==> flow/design.v <==
`timescale 1ns / 1ps
module DA_CU(
clk, rst_n , data_in , data_out , REG1, REG2 , state , start
    );
 input clk , rst_n, start;
 output  [2:0] state ;
 input [3:0] data_in ;
 output [3:0] REG1 , REG2  ;
 output [3:0] data_out ;   
 wire ld_1 , ld_2 , sel_1 , op , en ;   
 data_path DATAPATH(
clk , rst_n , sel_1 , op  , REG1 , REG2 , ld_1  , ld_2 , data_in , data_out, en
    ); 
 controller CONTROL_PATH(
clk, rst_n , ld_1, ld_2 , sel_1 , op , en , state, start 
    );
endmodule
`timescale 1ns / 1ps
module controller(
clk, rst_n , ld_1, ld_2 , sel_1 , op , en , state, start 
    );
 input clk  , rst_n , start ; 
 output  ld_1 , ld_2 ,  op , en , sel_1 ;
 output reg [2:0] state ;  
 reg [2:0] next_state ; 
 reg [4:0] CV ;
 parameter [2:0] 
 S0 = 0 ,
 S1 = 1 ,
 S2 = 2 , 
 S3 = 3 ,
 S4 = 4 ; 
 assign ld_1 = CV[4] ;
 assign ld_2 = CV[3] ;
 assign sel_1 = CV[2] ;
 assign op = CV[1] ;
 assign en = CV[0] ;
 always @ ( negedge clk )
 begin
 if(rst_n)
 begin
 state <= S0 ;
 end
 else
 begin
 state <= next_state ;
 end
 end
 always @ (  state , start  )
 begin
 case (state)
 S0: begin 
 if (start)
 next_state = S1;
 else
 next_state = S0 ;
 CV = 5'b00000 ;
end
 S1 : begin CV = 5'b10100;  next_state = S2 ; end
 S2: begin CV = 5'b01001; next_state = S3; end
 S3: begin CV = 5'b10100; next_state = S4; end
 S4: begin CV = 5'b10011; next_state = S0; end
 default : begin CV = 5'b00000; next_state = S0 ; end
 endcase
 end
 endmodule
`timescale 1ns / 1ps
module data_path(
clk , rst_n , sel_1 , op  , REG1 , REG2 , ld_1  , ld_2 , data_in , data_out, en
    );
  input clk, rst_n  , sel_1 ,op, ld_1 , ld_2 , en;
  input [3:0] data_in  ;
  output reg [3:0] data_out ;
  reg[3:0] F;
  output reg[3:0] REG1 , REG2 ; 
    always @ (posedge clk )
  begin 
    if(rst_n)
    begin
    REG1 <= 4'b0000;
    end
    else if (ld_1)
    begin
    if(sel_1)
    begin
    REG1<= data_in ;
    end
    else
    begin
    REG1<= data_out ;
     end
     end
     else
     begin
     REG1<= REG1 ;
     end
    end
    always @ (posedge clk)
    begin
    if ( rst_n)
    begin
    REG2 <= 4'b0000;
    end
    else if (ld_2)
    begin
    REG2<= data_out ;
    end
    else
    begin
    REG2 <= REG2 ;
    end
    end
    always@(op or REG1 or REG2 )
    begin
    case(op)
    0: F = REG1 ;
    1: F = REG1 + REG2 ;
    endcase
    end
    always @ ( en or F)
    begin
    if (en)
    begin
    data_out = F ;
    end
    else
    begin
    data_out = 4'b0000;
    end
    end
endmodule
=== Tool chain data of DA_CU ===
What the tools print for DA_CU, step after step.
Line numbers count from 1 in the design file above.
A cell with n/a has no value.

* Design top: DA_CU
* Clock port: clk
* Library: sky130hd
* Corner: tt_025C_1v80

=== After elaboration ===
Yosys after proc, flatten, opt, wreduce and memory -nomap, before mapping. Memory bits, and registers merged into a memory's read port (data or address), are not among the register bits. Print and check cells are not counted. Equal cells are merged and count once.

* Bits in registers: 11
* Bits of input ports: 7
* Output and inout port bits: 15
* Elaborated cells: 17

* Add/subtract/negate cells: 1
* Equal/unequal tests: 4
* Multiplexer cells: 6
* Bitwise operators: 1
* Reduce/logical cells: 2

{| class="wikitable"
|+ Operators with widths
! kind !! number
|-
| case mux 5 bit (select 3 bit) || 1
|-
| case mux 3 bit (select 4 bit) || 1
|-
| case mux 4 bit (select 2 bit) || 1
|-
| 2-to-1 mux 4 bit || 2
|-
| == test 3 x 2 -> 1 bit with constant B || 2
|-
| adder 4 bit || 1
|-
| == test 3 x 1 -> 1 bit with constant B || 1
|-
| == test 3 bit with constant B || 1
|-
| logical NOT 3 bit || 1
|-
| OR reduction 2 bit || 1
|-
| inverter 1 bit || 1
|-
| 2-to-1 mux 1 bit || 1
|}

=== Depth ===
Longest topological path by Yosys (ltp), each cell counted once; first at word level (registers and memories cut), then after technology mapping (sequential cells cut; the memories' decode and read muxes count).

* Depth in word-level cells: 7
* ABC_AREA: 0
* Depth in mapped cells: 6
* Depth with buffers taken out: 6

=== After synthesis ===
Yosys stat after the flow's synthesis: flattened, memories mapped to cells. It holds for the ABC_AREA given above (unset counts as 0); a run with the other value may have another netlist.

{| class="wikitable"
|+ Cells by type
! type !! number !! area in all (µm²)
|-
| sky130_fd_sc_hd__dfxtp_1 || 11 || 220.211
|-
| sky130_fd_sc_hd__nor2_1 || 13 || 48.797
|-
| sky130_fd_sc_hd__ha_1 || 3 || 37.536
|-
| sky130_fd_sc_hd__mux2i_1 || 3 || 30.029
|-
| sky130_fd_sc_hd__buf_6 || 2 || 22.522
|-
| sky130_fd_sc_hd__a211oi_4 || 1 || 20.019
|-
| sky130_fd_sc_hd__a21oi_1 || 4 || 20.019
|-
| sky130_fd_sc_hd__fa_1 || 1 || 20.019
|-
| sky130_fd_sc_hd__nand2b_1 || 3 || 18.768
|-
| sky130_fd_sc_hd__xnor2_1 || 2 || 17.517
|-
| sky130_fd_sc_hd__a211oi_1 || 2 || 15.014
|-
| sky130_fd_sc_hd__a22oi_1 || 2 || 15.014
|-
| sky130_fd_sc_hd__inv_1 || 4 || 15.014
|-
| sky130_fd_sc_hd__nand2_1 || 4 || 15.014
|-
| sky130_fd_sc_hd__nor3b_1 || 2 || 15.014
|-
| sky130_fd_sc_hd__nor3b_2 || 1 || 12.512
|-
| sky130_fd_sc_hd__nor4_2 || 1 || 12.512
|-
| sky130_fd_sc_hd__mux2_2 || 1 || 11.261
|}

Other cell types: 17; their cells: 17.

* Mapped cells: 77
* Synthesis area: 695.7 µm²
* Sequential area: 220.2 µm²
* Flip-flops: 11
* Buffers: 5

By module: a second synthesis without flattening, with its own total; a netlist apart from the flattened one above.

* Cell total of the unflattened synthesis: 73
* Area (unflattened synthesis): 658.1 µm²

Each row is one instance without its submodules.

{| class="wikitable"
|+ By module
! module !! times used !! cells !! area (µm²) !! sequential area (µm²)
|-
| data_path || 1 || 58 || 516.7 || 160.2
|-
| controller || 1 || 15 || 141.4 || 60.1
|-
| DA_CU || 1 || 0 || 0.0 || 0.0
|}

DA_CU through Yosys and OpenROAD on sky130hd: 2 stored runs, unordered, with their settings and measured results. The constraints put input and output delay at 20% of the set period each and load the outputs with 0.01 pF.
By "power consumption" is meant OpenSTA's value without simulated activity: inputs other than the clock are taken to toggle once in ten clock periods, and the tool carries that through the logic.

=== Stored run 1 ===
{| class="wikitable"
! Setting !! Value
|-
| period_ns || 8.76
|-
| CORE_UTILIZATION || 40
|-
| SETUP_SLACK_MARGIN || 0.38
|-
| PLACE_DENSITY_LB_ADDON || 0.15
|-
| HOLD_SLACK_MARGIN || 0.23
|-
| CELL_PAD_IN_SITES_GLOBAL_PLACEMENT || 2
|-
| CELL_PAD_IN_SITES_DETAIL_PLACEMENT || 1
|-
| CTS_CLUSTER_SIZE || 94
|-
| CTS_CLUSTER_DIAMETER || 62
|-
| CAP_MARGIN || 40
|-
| MAX_ROUTING_LAYER || met5
|-
| CORE_MARGIN || 2
|-
| SLEW_MARGIN || 20
|-
! Result !! Value
|-
| Mapped cell area after synthesis || 695.7 µm²
|-
| Overall die area || 2088.9 µm²
|-
| Standard-cell area after routing || 935.9 µm²
|-
| Utilization || 55.4%
|-
| Smallest setup slack || 646 ps
|-
| Setup TNS || 0 ps
|-
| Worst hold slack in the final report || 517 ps
|-
| Power consumption || 129.7 uW
|}

=== Stored run 2 ===
{| class="wikitable"
! Setting !! Value
|-
| period_ns || 5.78
|-
| CAP_MARGIN || 20
|-
| CORE_MARGIN || 2
|-
| CORE_UTILIZATION || 40
|-
| SLEW_MARGIN || 20
|-
! Result !! Value
|-
| Mapped cell area after synthesis || 695.7 µm²
|-
| Overall die area || 2088.9 µm²
|-
| Standard-cell area after routing || 991.0 µm²
|-
| Utilization || 58.7%
|-
| Smallest setup slack || 115 ps
|-
| Setup TNS || 0 ps
|-
| Worst hold slack in the final report || 538 ps
|-
| Power consumption || 198.3 uW
|}
